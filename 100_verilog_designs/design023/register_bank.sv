==> flow/design.v <==
module register_bank #(
parameter WIDTH = 8,
parameter DEPTH = 4
) (
input logic clk,
input logic reset_n,
input logic [$clog2(DEPTH)-1: 0] addr,
input logic write_en,
input logic [WIDTH-1: 0] data_in,
output logic [WIDTH-1: 0] data_out
);
logic [WIDTH-1:0] registers [DEPTH];
always_ff @(posedge clk or negedge reset_n) begin
	if (!reset_n) 
		for (int i=0; i < DEPTH; i++)
			registers[i] <= '0;
	else if (write_en)
		registers[addr] <= data_in;
end
assign data_out = registers[addr];
endmodule
# Tool chain data of register_bank
# What the tools print for register_bank, step after step.
# Line numbers count from 1 in the design file above.
# Cell names lack the library's common part.
# Not given: -
# design
design,register_bank
clk_port,clk
lib,sky130hd
pvt_corner,tt_025C_1v80

# Word-level counts
# Counts by Yosys on the flattened word-level netlist (proc, flatten, opt, wreduce). Print and check cells are left out. Cells with the same type and inputs are merged into one.
# bits
output_inout_bits,8
latch_bits,0
ramBits,0
wordCells,13
in_bits,13
register_bits,32
memories,0
rom_bits,0
clocked_rd_ports_x_width,0
# op_classes
mux,1
n_div,0
n_reduce_logical,5
multipliers,0
eq_ne,3
bitwise,0
n_cmp,0
add_sub_neg,0
shifts,0
# ops
operator,n
case mux 8 bit (select 4 bit),1
AND reduction 2 bit,4
equality test 2 bit with constant B,2
equality test 2 x 1 -> 1 bit with constant B,1
zero test 2 bit,1

# Longest topological paths
# Yosys ltp: most cells in a row. Word level: on the elaborated netlist, between registers, memories and ports. Mapped: between sequential cells and ports; inverters and the memories' decode and read muxes count.
# depth
ltp_word,2
ABC_AREA,0
mapped_depth,3
depth_no_buf,2

# After synthesis
# Yosys stat after the flow's synthesis: flattened, memories mapped to cells. It holds for the ABC_AREA given above (unset counts as 0); a run with the other value may have another netlist.
# synth_totals
area_um2,1418.9
sequential_area_um2,800.8
mapped_cells,78
buf_cells,2
flip_flops,32
# by_type
type,n,area_total_um2
dfrtp_1,32,800.768
mux2_2,32,360.346
mux4_2,6,135.13
mux4_1,2,52.55
nand3b_2,2,22.522
nor3b_4,1,18.768
buf_6,1,11.261
nand3_2,1,10.01
buf_4,1,7.507

# Timing after synthesis
# OpenSTA on the mapped netlist: ideal clock, no wires. The path of least setup slack (recovery checks aside). Input and output delay are each 20% of the period. Register names are those of the netlist, which keeps one name where synthesis merged equal registers.
# synth_timing
path_kind,input to output
from,input addr[0]
to,output data_out[0]
arrival_ps,984
path_buffers,1
output_delay_ps,234
input_delay_ps,234
t_required_ps,936
period_ps,1170
path_slack_ps,-48
driving_pins,2
delay_ps,750
launch_ps,234
period_less_setup_slack_ps,1218
# "delay_ps" = arrival - input delay + setup time.
# At an output port there is no setup time.
# "driving_pins": output pins that drive a net of the path, with the launching flip-flop's if there is one; two outputs of one cell count as two.
# "period_less_setup_slack_ps" is the clock period less the worst setup slack; recovery checks do not enter. This is arithmetic on one report: input and output delays are still those of the set period (20% each).
# The rows between start and end are the longest chain of elaborated cells between them; the timing report does not say that the signal goes this way. Where chains are equally long, one stands for them.
# Each line given opens the expression or statement behind the cell; cells for indexed reads and writes are added by Yosys, which also makes memories of some case tables.
# synth_between
path_cell_list,buf_6 mux4_1
elab_chain_cells,2
cone_cells,5
cone_classes,eq/ne (3); mux (1); reduce/logical (1)
# synth_lines
item,line,text
start: declaration,7,"input logic [$clog2(DEPTH)-1: 0] addr,"
equality test 2 bit,20,assign data_out = registers[addr];
case mux 8 bit (select 4 bit),20,
end: declaration,10,output logic [WIDTH-1: 0] data_out

# Timing after layout
# From the final timing report of record 1: the path of least setup slack in the routed layout; clock arrival at registers is part of the times.
# The report prints the path's times to 10 ps; the period is as set.
# layout_timing
path_kind,input to output
from,input addr[0]
to,output data_out[7]
driving_pins,4
launch_ps,350
t_required_ps,1400
path_buffers,3
input_delay_ps,350
path_slack_ps,90
period_ps,1750
output_delay_ps,350
arrival_ps,1310
# The rows between start and end are the longest chain of elaborated cells between them; the timing report does not say that the signal goes this way. Where chains are equally long, one stands for them.
# layout_between
path_cell_list,buf_2 buf_12 mux4_2 buf_2
elab_chain_cells,2
cone_cells,5
cone_classes,eq/ne (3); mux (1); reduce/logical (1)
# layout_lines
item,line,text
start: declaration,7,"input logic [$clog2(DEPTH)-1: 0] addr,"
equality test 2 bit,20,assign data_out = registers[addr];
case mux 8 bit (select 4 bit),20,
end: declaration,10,output logic [WIDTH-1: 0] data_out

# Measured results for register_bank: 2 stored runs of the Yosys and OpenROAD flow on sky130hd. The settings differ; the order carries no meaning. The constraints put input and output delay at 20% of the set period each and load the outputs with 0.01 pF.
# "total_power_mw" rests on the timing tool's default activity at the inputs, not on a simulated workload.
# Among the settings, . means not set for that run.
run name,period_ns,CORE_UTILIZATION,PLACE_DENSITY_LB_ADDON,CELL_PAD_IN_SITES_DETAIL_PLACEMENT,TNS_END_PERCENT,CTS_CLUSTER_DIAMETER,MAX_ROUTING_LAYER,CAP_MARGIN,CORE_MARGIN,SLEW_MARGIN,finalCellArea_um2,setup_worst_slack_ps,post_synth_area_um2,total_power_mw,final_die_area_um2
record 1,1.75,22,0.16,1,35,75,met5,20,2,20,1886.8,85,1418.9,2.059,7107.3
record 2,2.33,40,.,.,.,.,.,20,2,20,1810.5,69,1418.9,1.338,4039.2
