==> flow/design.v <==
module mult_controller #(
    parameter integer WIDTH = 8
)
(
    input logic clk,
    input logic rst_n,
    input logic start,
    input logic signed [WIDTH - 1: 0] multiplicand,
    input logic signed [WIDTH - 1: 0] multiplier,
    output logic signed [2 * WIDTH - 1: 0] product,   
    output logic done
);
    logic clear_product;
    logic shift_product;
    logic add_multiplicand;
    logic [$clog2(WIDTH)+1:0] bit_count;   
    logic signed [WIDTH-1:0] multiplicand_reg;   
    logic signed [2*WIDTH - 1: 0] product_reg;  
    logic sign_adjustment_needed;  
    typedef enum logic [2:0] {
        IDLE,
        LOAD,
        CHECK,
        ADD,
        SHIFT,
        ADJUST,
        COMPLETE
    } state_t;
    state_t state;   
    always_ff @(posedge clk or negedge rst_n) begin
        if (!rst_n) begin
            state <= IDLE;
            bit_count <= '0;
            shift_product <= 1'b0;
            clear_product <= 1'b0;
            add_multiplicand <= 1'b0;
            done <= 1'b0;
            sign_adjustment_needed <= 1'b0;
        end else begin
            case (state) 
                IDLE: begin
                    if (start) begin
                        state <= LOAD;
                        clear_product <= 1'b1;
                        done <= 1'b0;
                    end
                end
                LOAD: begin
                    clear_product <= 1'b0;
                    state <= CHECK;
                    bit_count <= '0;   
                    sign_adjustment_needed <= multiplier[WIDTH-1];
                end
                CHECK: begin
                    if (product_reg[0]) begin
                        state <= ADD;
                        add_multiplicand <= 1'b1;
                    end else begin
                        state <= SHIFT;
                        shift_product <= 1'b1;   
                    end
                end
                ADD: begin   
                    add_multiplicand <= 1'b0;
                    state <= SHIFT;
                    shift_product <= 1'b1;
                end
                SHIFT: begin
                    shift_product <= 1'b0;
                    bit_count <= bit_count + 1;
                    if (bit_count == WIDTH-1) begin
                        state <= sign_adjustment_needed ? ADJUST : COMPLETE;   
                    end else begin
                        state <= CHECK;
                    end
                end
                ADJUST: begin
                    add_multiplicand <= 1'b1;
                    state <= COMPLETE;
                end
                COMPLETE: begin
                    add_multiplicand <= 1'b0;
                    state <= IDLE;
                    done <= 1'b1;
                end
            endcase
        end
    end
    always_ff @(posedge clk or negedge rst_n) begin
        if (!rst_n) begin
            multiplicand_reg <= '0;
            product_reg <= '0;
        end else begin
            if (clear_product) begin
                multiplicand_reg <= multiplicand;
                product_reg <= {{WIDTH{1'b0}}, multiplier};
            end else if (add_multiplicand) begin
                if (state == ADJUST) begin   
                    product_reg[2*WIDTH-1: WIDTH] <= product_reg[2*WIDTH-1: WIDTH] - multiplicand_reg;
                end else begin
                    product_reg[2*WIDTH-1:WIDTH] <= product_reg[2*WIDTH-1:WIDTH] + multiplicand_reg;   
                end
            end else if (shift_product) begin
                product_reg <= product_reg >>> 1;
            end
        end
    end
    assign product = product_reg;
endmodule
## Tool chain data of mult_controller

What the tools print for mult_controller, step after step.
Lines are those of the file above, counted from 1.
Operators carry their Yosys type and port widths (W data, S select, Z words).
Cell names lack the library's common part.
A cell with n/a has no value.

| design | value |
|---|---|
| top | mult_controller |
| clock port | clk |
| standard-cell library | sky130hd |
| timing corner | tt_025C_1v80 |

## Word-level counts

Source: Yosys, flattened and elaborated, memories not mapped. Widths are those after wreduce. Registers that Yosys merges into a memory's read port (data or address) are not register bits. Print and check cells do not count. Equal cells are merged and count once.

| bit counts | value |
|---|---|
| elaborated cells | 63 |
| output and inout bits | 17 |
| bits in registers | 37 |
| input port bits | 19 |

| cells by class | value |
|---|---|
| multiplexer cells | 21 |
| equal/unequal tests | 11 |
| $add $sub $neg | 3 |
| reduce/logical cells | 17 |

Operator list:

| operator | number |
|---|---|
| $mux W8 | 6 |
| $pmux W3 S7 | 1 |
| $reduce_and A2 Y1 | 6 |
| $reduce_bool A2 Y1 | 5 |
| $pmux W5 S2 | 1 |
| $eq A3 B3 Y1 const B | 3 |
| $reduce_bool A3 Y1 | 3 |
| $mux W3 | 3 |
| $ne A2 B2 Y1 const B | 4 |
| $add A8 B8 Y8 | 1 |
| $sub A8 B8 Y8 | 1 |
| $reduce_bool A7 Y1 | 1 |
| $mux W7 | 1 |
| $eq A3 B2 Y1 const B | 2 |
| $pmux W1 S3 | 2 |
| $add A5 B1 Y5 const B | 1 |
| $eq A5 B3 Y1 const B | 1 |
| $pmux W1 S2 | 2 |
| $mux W1 | 4 |
| $eq A3 B1 Y1 const B | 1 |
| $logic_not A3 Y1 | 1 |
| $reduce_or A2 Y1 | 1 |
| $mux W2 | 1 |

## Logic depth

Longest topological path by Yosys (ltp), each cell counted once; first at word level (registers and memories cut), then after technology mapping (sequential cells cut; the memories' decode and read muxes count).

| logic depth | value |
|---|---|
| depth in word-level cells | 4 |
| ABC_AREA | 0 |
| depth in mapped cells | 11 |
| mapped depth without buffers | 11 |

## Mapped cells and area

The flow's flattened synthesis, as Yosys stat reports it; memories are mapped. The netlist is that of the ABC_AREA named above (0 if unset); the other value can give another one.

Cell types:

| type | number |
|---|---|
| dfrtp_1 | 40 |
| mux2i_1 | 13 |
| ha_1 | 9 |
| o21ai_0 | 20 |
| nand2_1 | 24 |
| xnor2_1 | 10 |
| a211oi_1 | 9 |
| nor2_1 | 17 |
| a21oi_1 | 12 |
| inv_1 | 14 |
| mux2_2 | 3 |
| a31oi_1 | 5 |
| nor2b_1 | 5 |
| a21o_1 | 4 |
| clkbuf_1 | 7 |
| dfstp_2 | 1 |
| nand2b_1 | 4 |
| fa_1 | 1 |

Other cell types: 18; their cells: 24.

| mapped netlist | value |
|---|---|
| synthesis area | 2,149.6 um^2 |
| buffers | 10 |
| standard cells after synthesis | 222 |
| flip-flops | 41 |
| sequential area | 1,027.2 um^2 |

## Timing after synthesis

Source: OpenSTA report_checks on the synthesized netlist (no wires, ideal clock, input and output delay 20% of the period each), path of least setup slack; recovery checks are left aside. Register names are those of the netlist, which keeps one name where synthesis merged equal registers.

| timing after synthesis | value |
|---|---|
| kind | reg2reg |
| start point | reg multiplicand_reg[0] |
| end point | reg (name not given) |
| stages on the path | 11 |
| arrival | 2,202 ps |
| path delay | 2,334 ps |
| path buffers | 0 |
| path slack | 487 ps |
| required time | 2,688 ps |
| period | 2,820 ps |
| library setup time | 132 ps |
| synthesis period reached | 2,333 ps |

"path delay" = arrival - input delay + setup time.
"stages on the path" counts driving pins, that of a launching flip-flop among them; a cell with two outputs on the path counts twice.
"synthesis period reached" = period - worst setup slack (recovery checks aside). The figure is calculated, with input and output delays left at 20% of the set period.
Between the ends stands the longest chain of elaborated cells between them, by number of cells; it is not shown to be the way that was timed. Of several equally long chains one is given.
Each line given opens the expression or statement behind the cell; cells for indexed reads and writes are added by Yosys, which also makes memories of some case tables.

| on the way, after synthesis | value |
|---|---|
| cells stage by stage | dfrtp_1 -> inv_1 -> ha_1 -> mux2i_1 -> fa_1 -> a21o_1 -> a21oi_2 -> nor2b_1 -> or4_1 -> a41oi_1 -> nor2_1 |
| length of the longest elaborated chain | 4 |
| elaborated cells on any way between the ends | 5 |
| classes of those cells | add/sub: 2; mux: 3 |

RTL lines, path after synthesis:

| what | RTL line | source |
|---|---|---|
| from (decl) | 17 | `logic signed [WIDTH-1:0] multiplicand_reg;` |
| from (assign) | 91 | `multiplicand_reg <= '0;` |
| from (assign) | 95 | `multiplicand_reg <= multiplicand;` |
| $add A8 B8 Y8 | 101 |  |
| $mux W8 | 98 | `if (state == ADJUST) begin` |
| $mux W8 | 97 | `end else if (add_multiplicand) begin` |
| $mux W8 | 94 |  |
| to (assign) | 96 |  |
| to (assign) | 99 |  |
| to (decl) | 18 |  |

## Worst path after layout

Path of least setup slack in the final report of run 2 (OpenROAD, finished layout, wires in). Where an end is a register, its clock arrival counts in the times.
The path's times are printed in steps of 10 ps; the period is the one set.

| timing post-layout | value |
|---|---|
| kind | reg2reg |
| start point | reg multiplicand_reg[0] |
| end point | reg (name not given) |
| period | 2,130 ps |
| stages on the path | 12 |
| arrival | 2,850 ps |
| path buffers | 1 |
| required time | 2,330 ps |
| path slack | -520 ps |
| library setup time | 110 ps |

Between the ends stands the longest chain of elaborated cells between them, by number of cells; it is not shown to be the way that was timed. Of several equally long chains one is given.

| on the way, post-layout | value |
|---|---|
| cells stage by stage | dfrtp_1 -> inv_2 -> ha_4 -> buf_4 -> a31oi_4 -> xnor2_2 -> ha_4 -> a21o_1 -> a211oi_2 -> xnor2_2 -> a21o_1 -> a21oi_1 |
| length of the longest elaborated chain | 4 |
| elaborated cells on any way between the ends | 5 |
| classes of those cells | add/sub: 2; mux: 3 |

RTL lines, path post-layout:

| what | RTL line | source |
|---|---|---|
| from (decl) | 17 | `logic signed [WIDTH-1:0] multiplicand_reg;` |
| from (assign) | 91 | `multiplicand_reg <= '0;` |
| from (assign) | 95 | `multiplicand_reg <= multiplicand;` |
| $add A8 B8 Y8 | 101 |  |
| $mux W8 | 98 | `if (state == ADJUST) begin` |
| $mux W8 | 97 | `end else if (add_multiplicand) begin` |
| $mux W8 | 94 |  |
| to (assign) | 96 |  |
| to (assign) | 99 |  |
| to (decl) | 18 |  |

Design mult_controller on sky130hd. What follows are 2 stored runs of the flow, each under its own settings; their order means nothing. The constraints put input and output delay at 20% of the set period each and load the outputs with 0.01 pF.
"period achieved" means the clock period less the worst setup slack. The figure is calculated, with input and output delays left at 20% of the set period.
"time used up by the worst setup path" means the part of the period allowed to the worst setup path (the constraints hold back 20% at inputs and 20% at outputs) less its slack; where the path has registers, the arrival times of their clocks count too.
By "total design power" is meant OpenSTA's value without simulated activity: inputs other than the clock are taken to toggle once in ten clock periods, and the tool carries that through the logic.
"time used up by the worst setup path" is known to 10 ps.

#### Run 1

| setting | value |
|---|---|
| period_ns | `3.11` |
| CORE_UTILIZATION | `69` |
| SETUP_SLACK_MARGIN | `-0.01` |
| PLACE_DENSITY_LB_ADDON | `0.11` |
| CELL_PAD_IN_SITES_GLOBAL_PLACEMENT | `3` |
| CELL_PAD_IN_SITES_DETAIL_PLACEMENT | `1` |
| CTS_CLUSTER_DIAMETER | `273` |
| SLEW_MARGIN | `30` |
| MAX_ROUTING_LAYER | `met5` |
| CAP_MARGIN | `20` |
| CORE_MARGIN | `2` |

Incomplete, placement halted on FLW-0024.

#### Run 2

| setting | value |
|---|---|
| period_ns | `2.13` |
| CORE_UTILIZATION | `37` |
| PLACE_DENSITY_LB_ADDON | `0.17` |
| CORE_ASPECT_RATIO | `0.75` |
| CORE_MARGIN | `6` |
| CELL_PAD_IN_SITES_GLOBAL_PLACEMENT | `3` |
| CELL_PAD_IN_SITES_DETAIL_PLACEMENT | `2` |
| GPL_ROUTABILITY_DRIVEN | `0` |
| CTS_CLUSTER_SIZE | `58` |
| SLEW_MARGIN | `30` |
| MAX_ROUTING_LAYER | `met4` |
| CAP_MARGIN | `20` |

| result | value |
|---|---|
| utilization after routing | 57.2 % |
| chip area in the Yosys report | 2,149.6 um^2 |
| die size | 7,801.8 um^2 |
| lowest setup slack | -524 ps |
| standard-cell area of the final layout | 3,125.5 um^2 |
| total design power | 1,457 uW |
| period achieved | 2,654 ps |
| time used up by the worst setup path | 2,650 ps |
| worst setup path type | reg2reg |
| sum of negative setup slack | -1,619 ps |
